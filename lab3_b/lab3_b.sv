==> flow/design.v <==
module lab3_b(input logic clk,
 input logic reset,
 input logic left, right,
 output logic la, lb, lc, ra, rb, rc);
logic [2:0]current_state;
logic [2:0]next_state;
logic [2:0]SAT = 3'b000;
logic [2:0]LE0 = 3'b001;
logic [2:0]LE1 = 3'b010;
logic [2:0]LE2 = 3'b011;
logic [2:0]RE0 = 3'b100;
logic [2:0]RE1 = 3'b101;
logic [2:0]RE2 = 3'b110;
always_ff @ (posedge clk or negedge reset)
begin
	if(!reset)
		current_state <= SAT;
	else 
		current_state <= next_state;
end
always_comb
begin
	case(current_state)
		SAT: if (left == 1'b1)
				next_state = RE0;
			  else if (right == 1'b1)
			   next_state = LE0;
			  else
			  begin 
			   next_state = current_state;
			  end
		LE0: next_state = LE1;		
		LE1: next_state = LE2;		
		LE2: next_state = SAT;
		RE0: next_state = RE1;
		RE1: next_state = RE2;	
		RE2: next_state = SAT;
		default: next_state = SAT;
	endcase
end
always@(posedge clk or negedge reset) 
begin
	if (!reset)
	begin
		la <= 1'b0;
		lb <= 1'b0;
		lc <= 1'b0;
		ra <= 1'b0;
		rb <= 1'b0;
		rc <= 1'b0;
	end
	else
	begin
		case(current_state)
			SAT: begin
			la <= 1'b0;
			lb <= 1'b0;
			lc <= 1'b0;
			ra <= 1'b0;
			rb <= 1'b0;
			rc <= 1'b0;
			end
			LE0: begin
			la <= 1'b0;
			lb <= 1'b0;
			lc <= 1'b0;
			ra <= 1'b1;
			rb <= 1'b0;
			rc <= 1'b0;
			end
			LE1: begin
			la <= 1'b0;
			lb <= 1'b0;
			lc <= 1'b0;
			ra <= 1'b1;
			rb <= 1'b1;
			rc <= 1'b0;
			end
			LE2: begin
			la <= 1'b0;
			lb <= 1'b0;
			lc <= 1'b0;
			ra <= 1'b1;
			rb <= 1'b1;
			rc <= 1'b1;
			end
			RE0: begin
			la <= 1'b1;
			lb <= 1'b0;
			lc <= 1'b0;
			ra <= 1'b0;
			rb <= 1'b0;
			rc <= 1'b0;
			end
			RE1: begin
			la <= 1'b1;
			lb <= 1'b1;
			lc <= 1'b0;
			ra <= 1'b0;
			rb <= 1'b0;
			rc <= 1'b0;
			end
			RE2: begin
			la <= 1'b1;
			lb <= 1'b1;
			lc <= 1'b1;
			ra <= 1'b0;
			rb <= 1'b0;
			rc <= 1'b0;
			end
		endcase
	end
end
endmodule
# == Step by step through the tools: lab3_b ==
# The steps from the RTL of lab3_b to its reports follow in flow order.
# Lines are those of the file above, counted from 1.
# Operators carry their Yosys type and port widths (W data, S select, Z words).
# Library cell names are shortened.
# The mark - stands for no value.
# setup
top,lab3_b
clock_port,clk
library,sky130hd
lib_corner,tt_025C_1v80

# == After elaboration ==
# Source: Yosys, flattened and elaborated, memories not mapped. Widths are those after wreduce. Registers that Yosys merges into a memory's read port (data or address) are not register bits. Print and check cells do not count. Equal cells are merged and count once.
# bits
word_cells,54
output_inout_bits,6
reg_bits,9
inputBits,4
# op_classes
n_eq,7
reduce_and_logical,2
muxes,38
# op_table
operator,count
$mux W1,30
$mux W3,8
$eq A3 B3 Y1 const B,3
$reduce_bool A7 Y1,1
$eq A3 B2 Y1 const B,2
$eq A3 B1 Y1 const B,1
$ne A3 B3 Y1 const B,1
$logic_not A3 Y1,1

# == Logic depth ==
# Yosys ltp: most cells in a row. Word level: on the elaborated netlist, between registers, memories and ports. Mapped: between sequential cells and ports; inverters and the memories' decode and read muxes count.
# depth
ltp_word,8
ABC_AREA,1
depth_mapped,6
mapped_depth_nobuf,6

# == Synthesis result ==
# The flow's flattened synthesis, as Yosys stat reports it; memories are mapped. The netlist is that of the ABC_AREA named above (0 if unset); the other value can give another one.
# Totals and module areas in this step are rounded.
# mapped
flip_flops,13
sequential_area_um2,327
buf_cells,0
stdcells,52
synth_area_um2,567
# types
type,count,type_area_um2
dfrtp_1,12,300.288
nand2_4,4,45.043
nor2_8,2,40.038
nand3_1,7,35.034
dfstp_2,1,26.275
nand2_1,7,26.275
inv_1,6,22.522
o21ai_0,3,15.014
nand3_2,1,10.01
nor3_1,2,10.01
inv_2,2,7.507
nor2_1,2,7.507
nor3b_1,1,7.507
o31ai_1,1,7.507
or2_2,1,6.256

# == Worst setup path after synthesis ==
# OpenSTA on the mapped netlist: ideal clock, no wires. The path of least setup slack (recovery checks aside). Input and output delay are each 20% of the period. Register names are those of the netlist, which keeps one name where synthesis merged equal registers.
# synth_path
kind,register to register
start,register current_state
end,register rb
t_required_ns,1.343
path_delay_ns,0.970
t_first_pin_ns,0.000
path_buffers,0
arrival_ns,0.843
setup_ns,0.127
period_ns,1.47
setup_slack_ns,0.500
path_stages,6
synth_period_reached_ns,0.97
# "path_delay_ns" is the arrival time less input delay plus setup time.
# "path_stages": output pins that drive a net of the path, with the launching flip-flop's if there is one; two outputs of one cell count as two.
# "synth_period_reached_ns" is the clock period less the worst setup slack; recovery checks do not enter. This is arithmetic on one report: input and output delays are still those of the set period (20% each).
# An end named without its bit number is one bit of that signal or, where synthesis recoded a state register, one of its new flip-flops.
# A register here has more assigning lines than the two given.
# synth_via
path_cell_list,dfstp_2 inv_2 nand2_4 nor2_8 nand3_1 o21ai_0
# synth_rtl
element,line_no,rtl
from (decl),5,logic [2:0]current_state;
from (assign),17,current_state <= SAT;
from (assign),19,current_state <= next_state;
to (assign),49,rb <= 1'b0;
to (assign),60,rb <= 1'b0;
to (decl),4,"output logic la, lb, lc, ra, rb, rc);"
# No chain of elaborated cells between the ends is given.

# == Path in the finished layout ==
# Path of least setup slack in the final report of job 1 (OpenROAD, finished layout, wires in). Where an end is a register, its clock arrival counts in the times.
# layout_path
kind,register to output
start,register ra
end,output port ra
setup_slack_ns,0.39
arrival_ns,1.20
t_first_pin_ns,0.28
output_delay_ns,0.40
period_ns,1.98
t_required_ns,1.58
path_buffers,1
path_stages,2
# A register here has more assigning lines than the two given.
# layout_via
path_cell_list,dfrtp_1 clkdlybuf4s50_1
elab_chain_len,0
cone_cells,0
lines_between,0
# layout_rtl
element,line_no,rtl
from (decl),4,"output logic la, lb, lc, ra, rb, rc);"
from (assign),48,ra <= 1'b0;
from (assign),59,ra <= 1'b0;
to (decl),4,

# 2 stored runs of lab3_b in the flow (synthesis by Yosys, layout by OpenROAD, sky130hd cells), in arbitrary order. Constraints: input delay and output delay 20% of the set period each, output load 0.01 pF.
# By "clock_period_reached_ns" is meant the clock period of the run minus its worst setup slack. This is arithmetic on one report: input and output delays are still those of the set period (20% each).
# By "timing.worst_path_ns" is meant the share of the clock period that the worst setup path is allowed (20% is reserved at inputs, 20% at outputs), minus its slack. Clock arrival times at its registers enter into it.
# "power_total_mw" is the tool's figure for a default switching activity; nothing was simulated.
# The measured numbers are rounded.
# A setting shown as . is not set for that run.
name,job 1,job 2
period_ns,1.98,1.01
CORE_UTILIZATION,49,44
PLACE_DENSITY_LB_ADDON,0.17,0.19
CELL_PAD_IN_SITES_DETAIL_PLACEMENT,1,.
TNS_END_PERCENT,80,30
ABC_AREA,1,0
GPL_TIMING_DRIVEN,0,0
GPL_ROUTABILITY_DRIVEN,1,0
SLEW_MARGIN,5,20
CAP_MARGIN,20,20
CORE_MARGIN,2,2
fin_tns_ns,0.000,-0.789
fin_util_pct,63.9,67.8
die_footprint_um2,1440,1360
cell_area_final_um2,701,653
timing.worst_path_ns,1.20,1.20
path_kind,register to output,register to register
clock_period_reached_ns,1.594,1.196
setup_worst_slack_ns,0.386,-0.186
power_total_mw,0.886,0.788
post_synth_area_um2,567,477
