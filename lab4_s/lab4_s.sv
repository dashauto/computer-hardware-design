==> flow/design.v <==
`timescale 1ns / 1ps
module lab4_s
#(parameter DATA_WIDTH = 8,
  parameter FIFO_DEPTH = 16)
(
input logic clk,
input logic rst,
input logic write_en,
input logic [7:0] wdata,
input logic read_en,
output logic [7:0] rdata,
output logic full,
output logic empty,
output logic [4:0]write_ptr,
output logic [4:0]read_ptr
    );
logic [3:0] write_next;             
logic [3:0] read_next;                
logic [4:0] write_position;                   
logic [4:0] read_position;                  
assign write_next = write_position[3:0];
assign read_next = read_position[3:0];
logic [7:0] Data [0:15];
always_ff@(posedge clk,posedge rst)
if(rst)
    write_position <= 0;                                    
else if(write_en && ~full)                          
    write_position <= write_position + 1;
always_ff@(posedge clk,posedge rst)
if(rst)
    read_position <= 0;
else if(read_en && ~empty)                           
    read_position <= read_position + 1;
assign full = (read_position=={~write_position[4],write_next})?1'b1:1'b0;
assign empty = (read_position==write_position)?1'b1:1'b0;
always_ff@(posedge clk)
if(write_en && ~full)
    Data[write_next] <= wdata;
always_ff@(posedge clk,posedge rst)       
if(rst)
    rdata <= 0;
else if(read_en && ~empty)
    rdata <= Data[read_next];
assign write_ptr = write_position[4:0];
assign read_ptr = read_position[4:0];	 
endmodule
### Step by step through the tools: lab4_s

The steps from the RTL of lab4_s to its reports follow in flow order.
Lines are those of the file above, counted from 1.
Operators carry their Yosys type and port widths (W data, S select, Z words).
Library cell names are shortened.
A cell with -- has no value.

| set-up | value |
|---|---|
| top module | lab4_s |
| clock input | clk |
| library | sky130hd |
| library corner | tt_025C_1v80 |

### After elaboration

Counts by Yosys on the flattened word-level netlist (proc, flatten, opt, wreduce; memories kept). Register bits leave out memories and registers merged into their read ports (data or address); mux counts leave out enables and synchronous resets folded into registers. Print and check cells are left out. Cells with the same type and inputs are merged into one.
Memory sizes are those after Yosys's memory passes, which may raise the word count (mostly to a power of two), join words into wider ones and drop unused or constant bits.

| cells by class | value |
|---|---|
| add/sub/neg operators | 2 |
| equality and inequality tests | 2 |
| muxes and demuxes | 5 |
| bitwise gates (word level) | 3 |
| reductions and logical operators | 2 |

Operators by type and width:

| cell | number |
|---|---|
| $add A5 B1 Y5 const B | 2 |
| $eq A5 B5 Y1 | 2 |
| $mux W8 | 1 |
| $mux W4 | 1 |
| $not A1 Y1 | 3 |
| $mux W1 | 3 |
| $logic_and A1 B1 Y1 | 2 |

| storage and ports | value |
|---|---|
| register bits | 10 |
| memory bits (writable) | 128 |
| clocked read ports x word width | 8 |
| memories kept | 1 |
| input port bits | 12 |
| output and inout bits | 20 |
| word-level cells | 17 |

Memory list:

| name | words | bits a word | read ports | write ports | line | text |
|---|---|---|---|---|---|---|
| Data | 16 | 8 | 1 | 1 | 23 | `logic [7:0] Data [0:15];` |

### Depth

Yosys ltp: most cells in a row. Word level: on the elaborated netlist, between registers, memories and ports. Mapped: between sequential cells and ports; inverters and the memories' decode and read muxes count.

| logic depth | value |
|---|---|
| word-level depth | 6 |
| ABC_AREA | 0 |
| depth in mapped cells | 7 |
| gate-level depth less buffers | 4 |

### Netlist

Source: synth_stat.txt of the flow (Yosys; design flattened, memories mapped). It holds for the ABC_AREA given above (unset counts as 0); a run with the other value may have another netlist.

| synthesis totals | value |
|---|---|
| standard cells after synthesis | 302 |
| cell area after synthesis | 5960.7 um^2 |
| sequential area | 4294.1 um^2 |
| mapped flip-flops | 146 |
| buffer cells | 16 |

Cells by type:

| type | number | area in all (um^2) |
|---|---|---|
| edfxtp_1 | 128 | 3.84E+03 |
| dfrtp_1 | 18 | 450.432 |
| mux4_1 | 14 | 367.853 |
| mux4_2 | 10 | 225.216 |
| mux2_2 | 18 | 202.694 |
| mux2i_1 | 16 | 160.154 |
| xnor2_1 | 13 | 113.859 |
| and3_1 | 15 | 93.84 |
| a221oi_1 | 8 | 70.067 |
| a22o_1 | 8 | 70.067 |
| ha_1 | 5 | 62.56 |
| nand2b_1 | 8 | 50.048 |
| o211ai_1 | 5 | 37.536 |
| nor2b_1 | 5 | 31.28 |
| buf_2 | 6 | 30.029 |
| buf_6 | 2 | 22.522 |
| o21ai_4 | 1 | 16.266 |
| buf_1 | 4 | 15.014 |

Not listed: further types 10, cells in them 18.

### Path before layout

OpenSTA on the mapped netlist: ideal clock, no wires. The path of least setup slack (recovery checks aside). Input and output delay are each 20% of the period. Register names are those of the netlist, which keeps one name where synthesis merged equal registers.

| path post-synthesis | value |
|---|---|
| path kind | reg-to-reg |
| start point | register read_position[1] |
| end point | memory Data[3][0] |
| period | 2.28 ns |
| setup time | 0.383 ns |
| launch time at the first pin | 0.000 ns |
| data arrival time | 1.897 ns |
| required time | 1.897 ns |
| setup slack | -0.001 ns |
| delay of the path | 2.280 ns |
| stages | 7 |
| path buffers | 2 |
| period reached after synthesis | 2.281 ns |

"delay of the path" = arrival - input delay + setup time.
"stages" counts driving pins, that of a launching flip-flop among them; a cell with two outputs on the path counts twice.
"period reached after synthesis" = period - worst setup slack (recovery checks aside). The figure is calculated, with input and output delays left at 20% of the set period.
Between the ends stands the longest chain of elaborated cells between them, by number of cells; it is not shown to be the way that was timed. Of several equally long chains one is given.
Each line given opens the expression or statement behind the cell; cells for indexed reads and writes are added by Yosys, which also makes memories of some case tables.
The path ends at the enable pin of a flip-flop; only ways to that pin are counted.

| on the way, post-synthesis | value |
|---|---|
| path through | dfrtp_1 > buf_6 > buf_4 > xnor2_1 > nand4_2 > o211ai_1 > nor3_1 |
| cells in the longest elaborated chain | 5 |
| elaborated cells between the ends (all ways) | 6 |
| classes of those cells | 1 x eq/ne; 3 x mux; 1 x logic; 1 x reduce/logical |

Ends and longest elaborated chain, post-synthesis:

| what | line | text |
|---|---|---|
| start, declared | 20 | `logic [4:0] read_position;` |
| start, assigned | 31 | `read_position <= 0;` |
| start, assigned | 33 | `read_position <= read_position + 1;` |
| $eq A5 B5 Y1 | 34 | `assign full = (read_position=={~write_position[4],write_next})?1'b1:1'b0;` |
| $mux W1 | 34 |  |
| $not A1 Y1 | 37 | `if(write_en && ~full)` |
| $logic_and A1 B1 Y1 | 37 |  |
| $mux W4 | 37 |  |
| end, declared | 23 | `logic [7:0] Data [0:15];` |

### Path in the finished layout

From the final timing report of run 1: the path of least setup slack in the routed layout; clock arrival at registers is part of the times.

| path after layout | value |
|---|---|
| path kind | reg-to-reg |
| start point | register read_position[1] |
| end point | register rdata[4] |
| period | 2.32 ns |
| setup time | 0.11 ns |
| launch time at the first pin | 0.42 ns |
| data arrival time | 2.44 ns |
| required time | 2.62 ns |
| setup slack | 0.18 ns |
| stages | 7 |
| path buffers | 2 |

Between the ends stands the longest chain of elaborated cells between them, by number of cells; it is not shown to be the way that was timed. Of several equally long chains one is given.

| on the way, after layout | value |
|---|---|
| path through | dfrtp_2 > buf_8 > buf_12 > mux4_2 > mux2_4 > a22o_1 > mux2_4 |
| cells in the longest elaborated chain | 4 |
| elaborated cells between the ends (all ways) | 4 |
| classes of those cells | 1 x eq/ne; 1 x mux; 1 x logic; 1 x reduce/logical |

Ends and longest elaborated chain, after layout:

| what | line | text |
|---|---|---|
| start, declared | 20 | `logic [4:0] read_position;` |
| start, assigned | 31 | `read_position <= 0;` |
| start, assigned | 33 | `read_position <= read_position + 1;` |
| $eq A5 B5 Y1 | 35 | `assign empty = (read_position==write_position)?1'b1:1'b0;` |
| $mux W1 | 35 |  |
| $not A1 Y1 | 42 | `else if(read_en && ~empty)` |
| $logic_and A1 B1 Y1 | 42 |  |
| end, declared | 11 | `output logic [7:0] rdata,` |

Wiki page: lab4_s / flow data

lab4_s through Yosys and OpenROAD on sky130hd: 2 stored runs, unordered, with their settings and measured results. The constraints put input and output delay at 20% of the set period each and load the outputs with 0.01 pF.
"achieved clock period" = clock period - worst setup slack. The figure is calculated, with input and output delays left at 20% of the set period.
"time used up by the worst setup path" = time allowed to the worst setup path (clock period - input delay - output delay, where it has them) - its slack; a late launch clock adds to it, a late capture clock takes from it.
"total power after layout" rests on the timing tool's default activity at the inputs, not on a simulated workload.
A setting shown as -- is not set for that run.

| name | run 1 | run 2 |
|---|---|---|
| period_ns | 2.32 | 2.99 |
| SETUP_SLACK_MARGIN | 0.29 | -- |
| CAP_MARGIN | 20 | 20 |
| CORE_MARGIN | 2 | 2 |
| CORE_UTILIZATION | 40 | 41 |
| SLEW_MARGIN | 20 | 20 |
| PLACE_DENSITY_LB_ADDON | -- | 0.27 |
| HOLD_SLACK_MARGIN | -- | 0.13 |
| CELL_PAD_IN_SITES_GLOBAL_PLACEMENT | -- | 1 |
| GPL_ROUTABILITY_DRIVEN | -- | 1 |
| CTS_CLUSTER_SIZE | -- | 27 |
| CTS_CLUSTER_DIAMETER | -- | 311 |
| synthesis area (um^2) | 5960.7 | 5960.7 |
| area inside the die boundary (um^2) | 15893.6 | 15518.9 |
| std-cell area (final layout) (um^2) | 7681.1 | 7153.1 |
| utilization after routing (%) | 52.8 | 49.8 |
| smallest setup slack (ns) | 0.181 | 0.263 |
| summed negative setup slack (ns) | 0.000 | 0.000 |
| total power after layout (W) | 0.010548 | 0.007241 |
| achieved clock period (ns) | 2.139 | 2.727 |
| time used up by the worst setup path (ns) | 2.14 | 2.13 |
| worst path kind | reg-to-reg | reg-to-output |
